==> flow/design.v <==
`timescale 1ns / 1ps
module TwoBitBP(
    input clk,
    input [2:0] branchID,
    input outcome,
    input reset,
    output reg miss
    );
    integer i;
    reg [1:0] BHT [7:0];
    reg result;
    initial
    begin
    for(i=0;i<8;i=i+1)
    BHT[i] = 2'b00;
    end 
    always @ (posedge clk)
    begin
    if(reset == 1)
    begin
        for(i=0;i<8;i=i+1)             
        BHT[i] <= 2'b00;
    end
    if(BHT[branchID][1] == outcome)
    begin
        if(outcome == 1 && BHT[branchID] == 2'b10)            
        BHT[branchID] <= 2'b11;
        else if(outcome == 0 && BHT[branchID] == 2'b01)       
        BHT[branchID] <= 2'b00;
        miss <= 0;
    end
    if(BHT[branchID][1] != outcome)
    begin
        if(outcome == 1)                                     
        BHT[branchID] <= BHT[branchID] + 2'b01;
        else if(outcome == 0)                                
        BHT[branchID] <= BHT[branchID] - 2'b01;
        miss <= 1;
    end
    end
endmodule
# Tool chain data of TwoBitBP
# The steps from the RTL of TwoBitBP to its reports follow in flow order.
# Line numbers count from 1 in the design file above.
# Operators carry their Yosys type and port widths (W data, S select, Z words).
# Cell names lack the library's common part.
# A cell with - has no value.
# design
top_module,TwoBitBP
clock_port,clk
cell_library,sky130hd
pvt_corner,tt_025C_1v80

# After elaboration
# Source: Yosys, flattened and elaborated, memories not mapped. Widths are those after wreduce; folded enables and synchronous resets count as part of the registers. Registers that Yosys merges into a memory's read port (data or address) are not register bits. Print and check cells do not count. Equal cells are merged and count once.
# Yosys's memory passes give these memory sizes; they may raise the number of words (mostly to a power of two), join words into wider ones and drop unused or constant bits.
# classes
add_sub_neg,2
multipliers,0
div_mod_pow,0
compare,0
n_eq,4
n_shift,0
muxes,17
bitwise,4
n_reduce_logical,2
# ops
op,n
$mux W2,7
$mux W1,10
$or A1 B1 Y1,3
$logic_and A1 B1 Y1,2
$add A2 B1 Y2 const B,1
$sub A2 B1 Y2 const B,1
$eq A2 B1 Y1 const B,1
$eq A2 B2 Y1 const B,1
$eq A1 B1 Y1,1
$ne A1 B1 Y1,1
$not A1 Y1,1
# bits
reg_bits,1
latchBits,0
ram_bits,16
romBits,0
mem_count,1
in_bits,6
output_inout_bits,1
word_cells,31
# memory_table
name,words,word_bits,line_no,rtl
BHT,8,2,10,reg [1:0] BHT [7:0];

# Longest topological paths
# Longest topological path by Yosys (ltp), each cell counted once; first at word level (registers and memories cut), then after technology mapping (sequential cells cut; the memories' decode and read muxes count).
# logic_depth
ltp_word,8
abc_area,0
mapped_depth,9
ltp_nobuf,8

# Netlist
# Source: synth_stat.txt of the flow (Yosys; design flattened, memories mapped). It holds for the ABC_AREA given above (unset counts as 0); a run with the other value may have another netlist.
# Totals and module areas in this step are rounded.
# by_type
type,n,type_area_um2
edfxtp_1,16,480.461
a311oi_1,8,70.067
o221ai_1,8,70.067
mux4_1,2,52.55
nand3_1,10,50.048
nor3_1,10,50.048
nor2_1,13,48.797
ha_1,3,37.536
nand2_1,10,37.536
buf_6,3,33.782
inv_1,8,30.029
mux2i_4,1,22.522
mux4_2,1,22.522
dfxtp_1,1,20.019
buf_2,3,15.014
nor3b_1,2,15.014
nor2b_1,2,12.512
mux2_2,1,11.261
# Not listed: further types 17, cells in them 18.
# mapped
stdcells,120
yosys_area_um2,1190
sequential_area_um2,500
ff_cells,17
buf_cells,10

# Path before layout
# OpenSTA on the mapped netlist: ideal clock, no wires. The path of least setup slack (recovery checks aside). Input and output delay are each 20% of the period. Register names are those of the netlist, which keeps one name where synthesis merged equal registers.
# synth_timing
path_type,input to register
from,input port branchID[2]
to,memory BHT[0][0]
period_ns,4.19
input_delay_ns,0.838
setup_ns,0.296
t_first_pin_ns,0.838
t_arrival_ns,2.969
required_ns,3.894
setup_slack_ns,0.925
path_delay_ns,2.427
driving_pins,8
path_buffers,1
period_less_setup_slack_ns,3.265
# "path_delay_ns" = arrival - input delay + setup time.
# "driving_pins": output pins that drive a net of the path, with the launching flip-flop's if there is one; two outputs of one cell count as two.
# "period_less_setup_slack_ns" = period - worst setup slack (recovery checks aside). The figure is calculated, with input and output delays left at 20% of the set period.
# Between the ends stands the longest chain of elaborated cells between them, by number of cells; it is not shown to be the way that was timed. Of several equally long chains one is given.
# Each line given opens the expression or statement behind the cell; cells for indexed reads and writes are added by Yosys, which also makes memories of some case tables.
# The chain passes a memory read, where the word-level depth is cut; so it can be longer than that depth.
# Only ways into the end's enable, where the timed path ends, are counted here.
# synth_via
cell_sequence,buf_6 mux4_2 mux2i_4 inv_2 ha_1 nor2_1 nor4b_1 nor3_1
elab_chain_cells,9
cells_between,17
cone_lines,5
cone_classes,4 x eq/ne; 7 x mux; 3 x logic; 2 x reduce/logical; 1 x memory
# synth_lines
element,line_no,rtl
"start, declared",4,"input [2:0] branchID,"
$mem_v2 Z8 W2,10,reg [1:0] BHT [7:0];
$eq A2 B1 Y1,28,else if(outcome == 0 && BHT[branchID] == 2'b01)
$logic_and A1 B1 Y1,28,
$mux W1,28,
$mux W1,26,if(outcome == 1 && BHT[branchID] == 2'b10)
$mux W1,24,if(BHT[branchID][1] == outcome)
$or A1 B1 Y1 x3,-,
"end, declared",10,

# Worst path after layout
# From the final timing report of run 1: the path of least setup slack in the routed layout; clock arrival at registers is part of the times.
# layout_timing
path_type,input to register
from,input port branchID[2]
to,memory BHT[4][1]
period_ns,2.8
input_delay_ns,0.56
setup_ns,0.24
t_first_pin_ns,0.56
t_arrival_ns,2.53
required_ns,2.85
setup_slack_ns,0.32
driving_pins,9
path_buffers,2
# Between the ends stands the longest chain of elaborated cells between them, by number of cells; it is not shown to be the way that was timed. Of several equally long chains one is given.
# The chain passes a memory read, where the word-level depth is cut; so it can be longer than that depth.
# Only ways into the end's enable, where the timed path ends, are counted here.
# layout_via
cell_sequence,clkdlybuf4s15_1 mux4_2 mux2i_4 inv_2 ha_2 nor2_1 nor4b_4 buf_4 nor3_1
elab_chain_cells,9
cells_between,17
cone_lines,5
cone_classes,4 x eq/ne; 7 x mux; 3 x logic; 2 x reduce/logical; 1 x memory
# layout_lines
element,line_no,rtl
"start, declared",4,"input [2:0] branchID,"
$mem_v2 Z8 W2,10,reg [1:0] BHT [7:0];
$eq A2 B1 Y1,28,else if(outcome == 0 && BHT[branchID] == 2'b01)
$logic_and A1 B1 Y1,28,
$mux W1,28,
$mux W1,26,if(outcome == 1 && BHT[branchID] == 2'b10)
$mux W1,24,if(BHT[branchID][1] == outcome)
$or A1 B1 Y1 x3,-,
"end, declared",10,

# Module TwoBitBP, platform sky130hd: 2 stored runs of the flow (Yosys, OpenROAD) with differing settings, in no particular order. Input and output delays are each 20% of the period that was set; the output load is 0.01 pF.
# "achieved_clock_period_ns" = clock period - worst setup slack. The figure is calculated, with input and output delays left at 20% of the set period.
# "worst_path_time_ns" = time allowed to the worst setup path (clock period - input delay - output delay, where it has them) - its slack; a late launch clock adds to it, a late capture clock takes from it.
# "power.total_uw" is the tool's figure for a default switching activity; nothing was simulated.
# Values from the reports are rounded here.
# Among the settings, -- means not set for that run.
run,period_ns,CORE_UTILIZATION,SETUP_SLACK_MARGIN,CORE_MARGIN,CELL_PAD_IN_SITES_DETAIL_PLACEMENT,GPL_TIMING_DRIVEN,CTS_CLUSTER_SIZE,CAP_MARGIN,SLEW_MARGIN,PLACE_DENSITY_LB_ADDON,CELL_PAD_IN_SITES_GLOBAL_PLACEMENT,TNS_END_PERCENT,final_cell_area_um2,post_synth_area_um2,die_footprint_um2,fin_tns_ns,power.total_uw,achieved_clock_period_ns,post_route_util_frac,worst_setup_slack_ns,worst_path_time_ns,worst_path_kind,ws_hold_ns
run 1,2.8,60,0.21,7,0,1,35,35,20,--,--,--,1450,1190,3430,0.000,687,2.480,0.806,0.320,1.92,input to register,0.915
run 2,4.67,30,1.31,8,1,--,--,20,10,0.19,2,90,1320,1190,6250,0.000,420,3.093,0.338,1.58,2.16,input to register,1.06
