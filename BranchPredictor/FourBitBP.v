==> flow/design.v <==
`timescale 1ns / 1ps
module FourBitBP(
    input clk,
    input [2:0] branchID,
    input outcome,
    input reset,
    output reg miss
    );
    integer i;
    reg [3:0] BHT [7:0];        
    reg [1:0] Counters [127:0];             
    initial
    begin
    for(i=0;i<128;i=i+1)                    
    begin
        if(i < 8)
            BHT[i] = 4'b0000;
        Counters[i] = 2'b00;
    end
    end
    always @ (posedge clk)
    begin
    if(Counters[{branchID,BHT[branchID]}] == outcome)                
    begin
        miss <= 0;
        if(outcome == 0 && Counters[{branchID,BHT[branchID]}] == 2'b01)
            Counters[{branchID,BHT[branchID]}] <= 2'b00;
        if(outcome == 1 && Counters[{branchID,BHT[branchID]}] == 2'b10)
            Counters[{branchID,BHT[branchID]}] <= 2'b11;
        BHT[branchID] <= {BHT[branchID][2], BHT[branchID][1], BHT[branchID][0], outcome};    
    end
    if(Counters[{branchID,BHT[branchID]}] != outcome)                
    begin
        miss <= 1;
        if(outcome == 0)                                                
            Counters[{branchID,BHT[branchID]}] <= Counters[{branchID,BHT[branchID]}] - 2'b01;    
        if(outcome == 1)
            Counters[{branchID,BHT[branchID]}] <= Counters[{branchID,BHT[branchID]}] + 2'b01;
        BHT[branchID] <= {BHT[branchID][2], BHT[branchID][1], BHT[branchID][0], outcome};
    end        
  end
endmodule
### Reports on FourBitBP

What the tools print for FourBitBP, step after step.
Lines are those of the file above, counted from 1.
Library cell names are shortened.
The mark n/a stands for no value.

* top module: FourBitBP
* clock input: clk
* library: sky130hd
* timing corner: tt_025C_1v80

### After elaboration

Source: Yosys, flattened and elaborated. Widths are those after wreduce; folded enables and synchronous resets count as part of the registers. Registers that Yosys merges into a memory's read port (data or address) are not register bits. Print and check cells do not count. Equal cells are merged and count once.
Yosys's memory passes give these memory sizes; they may raise the number of words (mostly to a power of two), join words into wider ones and drop unused or constant bits.

* flip-flop bits (word level): 33
* RAM bits: 256
* memories kept: 1
* input bits: 6

Memories
* Counters: depth 128, width 2, rd ports 1, write ports 1, line 11 `reg [1:0] Counters [127:0];`

* add/subtract/negate cells: 2
* equality and inequality tests: 11
* multiplexer cells: 49
* bitwise logic cells: 4
* reduce/logical cells: 3

Operators with widths (number)
* 4-bit 2-to-1 mux: 32
* 4-bit case mux with 8-bit select: 1
* 3-bit case mux with 7-bit select: 1
* 2-bit 2-to-1 mux: 7
* 3-bit equality test (second input constant): 4
* 1-bit 2-to-1 mux: 8
* 3-bit by 2-bit equality test with 1-bit output (second input constant): 2
* 1-bit OR: 3
* 3-bit by 1-bit equality test with 1-bit output (second input constant): 1
* 3-bit logical NOT: 1
* 1-bit logical AND: 2
* 2-bit by 1-bit adder with 2-bit output (second input constant): 1
* 2-bit by 1-bit subtractor with 2-bit output (second input constant): 1
* 2-bit by 1-bit equality test with 1-bit output: 1
* 2-bit by 1-bit inequality test with 1-bit output: 1
* 2-bit by 1-bit equality test with 1-bit output (second input constant): 1
* 2-bit equality test (second input constant): 1
* 1-bit NOT: 1

### Logic depth

Longest topological path by Yosys (ltp), each cell counted once; first at word level (registers and memories cut), then after technology mapping (sequential cells cut; the memories' decode and read muxes count).

* depth in word-level cells: 7
* ABC_AREA: 0
* mapped depth: 21
* depth with buffers taken out: 15

### Synthesis result

Yosys stat after the flow's synthesis: flattened, memories mapped to cells. It holds for the ABC_AREA given above (unset counts as 0); a run with the other value may have another netlist.

* cell count: 925
* chip area (Yosys): 12570.8 um^2
* mapped flip-flops: 289

Cell types
* edfxtp_1: number 284, area in all 8.53E+03 um^2
* mux2i_1: number 59, area in all 590.566 um^2
* nor3_1: number 109, area in all 545.523 um^2
* nand2_1: number 133, area in all 499.229 um^2
* mux4_2: number 14, area in all 315.302 um^2
* a21oi_1: number 35, area in all 175.168 um^2
* nor4_1: number 25, area in all 156.4 um^2
* buf_2: number 27, area in all 135.13 um^2
* clkbuf_1: number 33, area in all 123.869 um^2
* nor3_2: number 12, area in all 120.115 um^2
* o22ai_1: number 18, area in all 112.608 um^2
* nor2_1: number 27, area in all 101.347 um^2
* dfxtp_1: number 5, area in all 100.096 um^2
* nand3_1: number 19, area in all 95.091 um^2
* a32oi_1: number 8, area in all 70.067 um^2
* a221oi_1: number 7, area in all 61.309 um^2
* buf_6: number 4, area in all 45.043 um^2
* mux2_2: number 4, area in all 45.043 um^2

Other cell types: 44; their cells: 102.

### Worst setup path after synthesis

Source: OpenSTA report_checks on the synthesized netlist (no wires, ideal clock, input and output delay 20% of the period each), path of least setup slack; recovery checks are left aside. Register names are those of the netlist, which keeps one name where synthesis merged equal registers.

* path type: input -> register
* start: input branchID[0]
* end: memory Counters[0][1]
* period: 12.5 ns
* input delay: 2.500 ns
* arrival: 10.385 ns
* path slack: 0.918 ns
* delay of the path: 9.082 ns
* driving pins on the path: 16
* buffers on the path: 3
* synthesis period reached: 11.582 ns

"delay of the path" = arrival - input delay + setup time.
"driving pins on the path" counts driving pins, that of a launching flip-flop among them; a cell with two outputs on the path counts twice.
"synthesis period reached" = period - worst setup slack (recovery checks aside). The figure is calculated, with input and output delays left at 20% of the set period.
The rows between start and end are the longest chain of elaborated cells between them; the timing report does not say that the signal goes this way. Where chains are equally long, one stands for them.
Each line given opens the expression or statement behind the cell; cells for indexed reads and writes are added by Yosys, which also makes memories of some case tables.
The chain passes a memory read, where the word-level depth is cut; so it can be longer than that depth.
The path ends at the data pin of a flip-flop with enable; ways to the enable are not counted.

* cells stage by stage: buf_2 > mux2_1 > mux4_2 > nor2b_1 > buf_4 > buf_2 > mux2i_1 > o22ai_1 > nor4_1 > or4_1 > o21bai_1 > nand2_1 > inv_1 > ha_1 > nand2_1 > o21ai_0
* length of the longest elaborated chain: 10
* elaborated cells between the ends (all ways): 27
* classes of those cells: add/sub (2); eq/ne (10); mux (12); reduce/logical (2); memory (1)

Ends and longest elaborated chain, after synthesis
* from (decl): line 4 `input [2:0] branchID,`
* 3-bit equality test: line 28 `if(outcome == 1 && Counters[{branchID,BHT[branchID]}] == 2'b10)`
* 4-bit case mux with 8-bit select: line 28
* memory read 128 x 2 bit: line 11 `reg [1:0] Counters [127:0];`
* 2-bit equality test: line 28
* 1-bit logical AND: line 28
* 1-bit 2-to-1 mux: line 28
* 1-bit 2-to-1 mux: line 23 `if(Counters[{branchID,BHT[branchID]}] == outcome)`
* 2-bit 2-to-1 mux x3
* to (decl): line 11

### Timing after layout

Path of least setup slack in the final report of flow run 1 (OpenROAD, finished layout, wires in). Where an end is a register, its clock arrival counts in the times.

* path type: input -> register
* start: input branchID[2]
* end: memory Counters[33][0]
* period: 17.4 ns
* input delay: 3.48 ns
* arrival: 10.03 ns
* path slack: 7.52 ns
* driving pins on the path: 21
* buffers on the path: 6

The rows between start and end are the longest chain of elaborated cells between them; the timing report does not say that the signal goes this way. Where chains are equally long, one stands for them.
The chain passes a memory read, where the word-level depth is cut; so it can be longer than that depth.
The path ends at the enable pin of a flip-flop; only ways to that pin are counted.

* cells stage by stage: clkdlybuf4s50_1 > buf_4 > nand2_1 > o22ai_1 > o22ai_4 > buf_4 > inv_2 > buf_4 > nand2_1 > o22ai_1 > nor4_1 > or4_1 > o21bai_1 > nand2_1 > inv_1 > ha_1 > nand2b_1 > o2bb2ai_4 > buf_4 > buf_16 > nor3_1
* length of the longest elaborated chain: 10
* elaborated cells between the ends (all ways): 25
* classes of those cells: eq/ne (11); mux (7); logic (3); reduce/logical (3); memory (1)

Ends and longest elaborated chain, after layout
* from (decl): line 4 `input [2:0] branchID,`
* 3-bit equality test: line 26 `if(outcome == 0 && Counters[{branchID,BHT[branchID]}] == 2'b01)`
* 4-bit case mux with 8-bit select: line 26
* memory read 128 x 2 bit: line 11 `reg [1:0] Counters [127:0];`
* 2-bit by 1-bit equality test with 1-bit output: line 26
* 1-bit logical AND: line 26
* 1-bit 2-to-1 mux: line 26
* 1-bit 2-to-1 mux: line 23 `if(Counters[{branchID,BHT[branchID]}] == outcome)`
* 1-bit OR x3
* to (decl): line 11

Appendix: measured runs

Measured data: module FourBitBP, platform sky130hd, 2 stored runs of the flow under differing settings, order arbitrary. Input and output delays are each 20% of the period that was set; the output load is 0.01 pF.
"period reached" is the run's clock period less its worst setup slack. It is reckoned from that one timing run; input and output delays stay at 20% of the period that was set.
"critical setup path time" is the time allowed to the run's worst setup path (the clock period less input and output delay, where it has them) less its slack. Clock arrival times count: a late capture clock shortens it, a late launch clock lengthens it.
"total power after layout": no workload was simulated; the value follows from the tool's default switching activity.

### Flow run 1

==> flow/run.sh <==
#!/bin/bash
# the make line also repeats the synthesis and layout settings of config.mk as NAME=value (left out here)
make -C /OpenROAD-flow-scripts/flow DESIGN_CONFIG=/design/flow/config.mk WORK_HOME=/design/flow/orfs CLKGATE_MAP_FILE= finish
==> flow/config.mk <==
export PLATFORM = sky130hd
export DESIGN_NAME = FourBitBP
export DESIGN_NICKNAME = FourBitBP
export VERILOG_FILES = /design/flow/design.v
export SDC_FILE = /design/flow/constraint.sdc
export NUM_CORES = 4
export LEC_CHECK = 0
export CAP_MARGIN = 40
export CELL_PAD_IN_SITES_DETAIL_PLACEMENT = 1
export CELL_PAD_IN_SITES_GLOBAL_PLACEMENT = 3
export CORE_ASPECT_RATIO = 1.26
export CORE_MARGIN = 2
export CORE_UTILIZATION = 31
export CTS_CLUSTER_SIZE = 43
export GPL_TIMING_DRIVEN = 1
export MAX_ROUTING_LAYER = met4
export PLACE_DENSITY_LB_ADDON = 0.13
export SETUP_SLACK_MARGIN = 0.33
export SLEW_MARGIN = 20
==> flow/constraint.sdc <==
create_clock -name core_clock -period 17.4 [get_ports {clk}]
set_input_delay 3.4800 -clock core_clock [delete_from_list [all_inputs] [get_ports {clk}]]
set_output_delay 3.4800 -clock core_clock [all_outputs]
set_load 0.01 [all_outputs]

Results of flow run 1:
- Std-cell area (final layout): 14487.6 um^2
- Chip area after synthesis (Yosys): 12570.8 um^2
- Utilization in the final report: 0.363
- Critical setup path time: 6.40 ns
- Worst path kind: input -> register
- Area inside the die boundary: 42188.2 um^2
- Total power after layout: 0.001859 W
- Period reached: 9.878 ns
- Smallest setup slack: 7.522 ns
- Sum of negative setup slack: 0.000 ns
- Worst hold slack: 0.523 ns

### Flow run 2

==> flow/run.sh <==
#!/bin/bash
# the make line also repeats the synthesis and layout settings of config.mk as NAME=value (left out here)
make -C /OpenROAD-flow-scripts/flow DESIGN_CONFIG=/design/flow/config.mk WORK_HOME=/design/flow/orfs CLKGATE_MAP_FILE= finish
==> flow/config.mk <==
export PLATFORM = sky130hd
export DESIGN_NAME = FourBitBP
export DESIGN_NICKNAME = FourBitBP
export VERILOG_FILES = /design/flow/design.v
export SDC_FILE = /design/flow/constraint.sdc
export NUM_CORES = 4
export LEC_CHECK = 0
export CAP_MARGIN = 20
export CORE_MARGIN = 2
export CORE_UTILIZATION = 40
export SETUP_SLACK_MARGIN = 0.66
export SLEW_MARGIN = 20
==> flow/constraint.sdc <==
create_clock -name core_clock -period 12.1 [get_ports {clk}]
set_input_delay 2.4200 -clock core_clock [delete_from_list [all_inputs] [get_ports {clk}]]
set_output_delay 2.4200 -clock core_clock [all_outputs]
set_load 0.01 [all_outputs]

Results of flow run 2:
- Std-cell area (final layout): 13982.2 um^2
- Chip area after synthesis (Yosys): 12570.8 um^2
- Utilization in the final report: 0.455
- Critical setup path time: 6.81 ns
- Worst path kind: input -> register
- Area inside the die boundary: 32860.6 um^2
- Total power after layout: 0.00243 W
- Period reached: 9.233 ns
- Smallest setup slack: 2.867 ns
- Sum of negative setup slack: 0.000 ns
- Worst hold slack: 0.521 ns
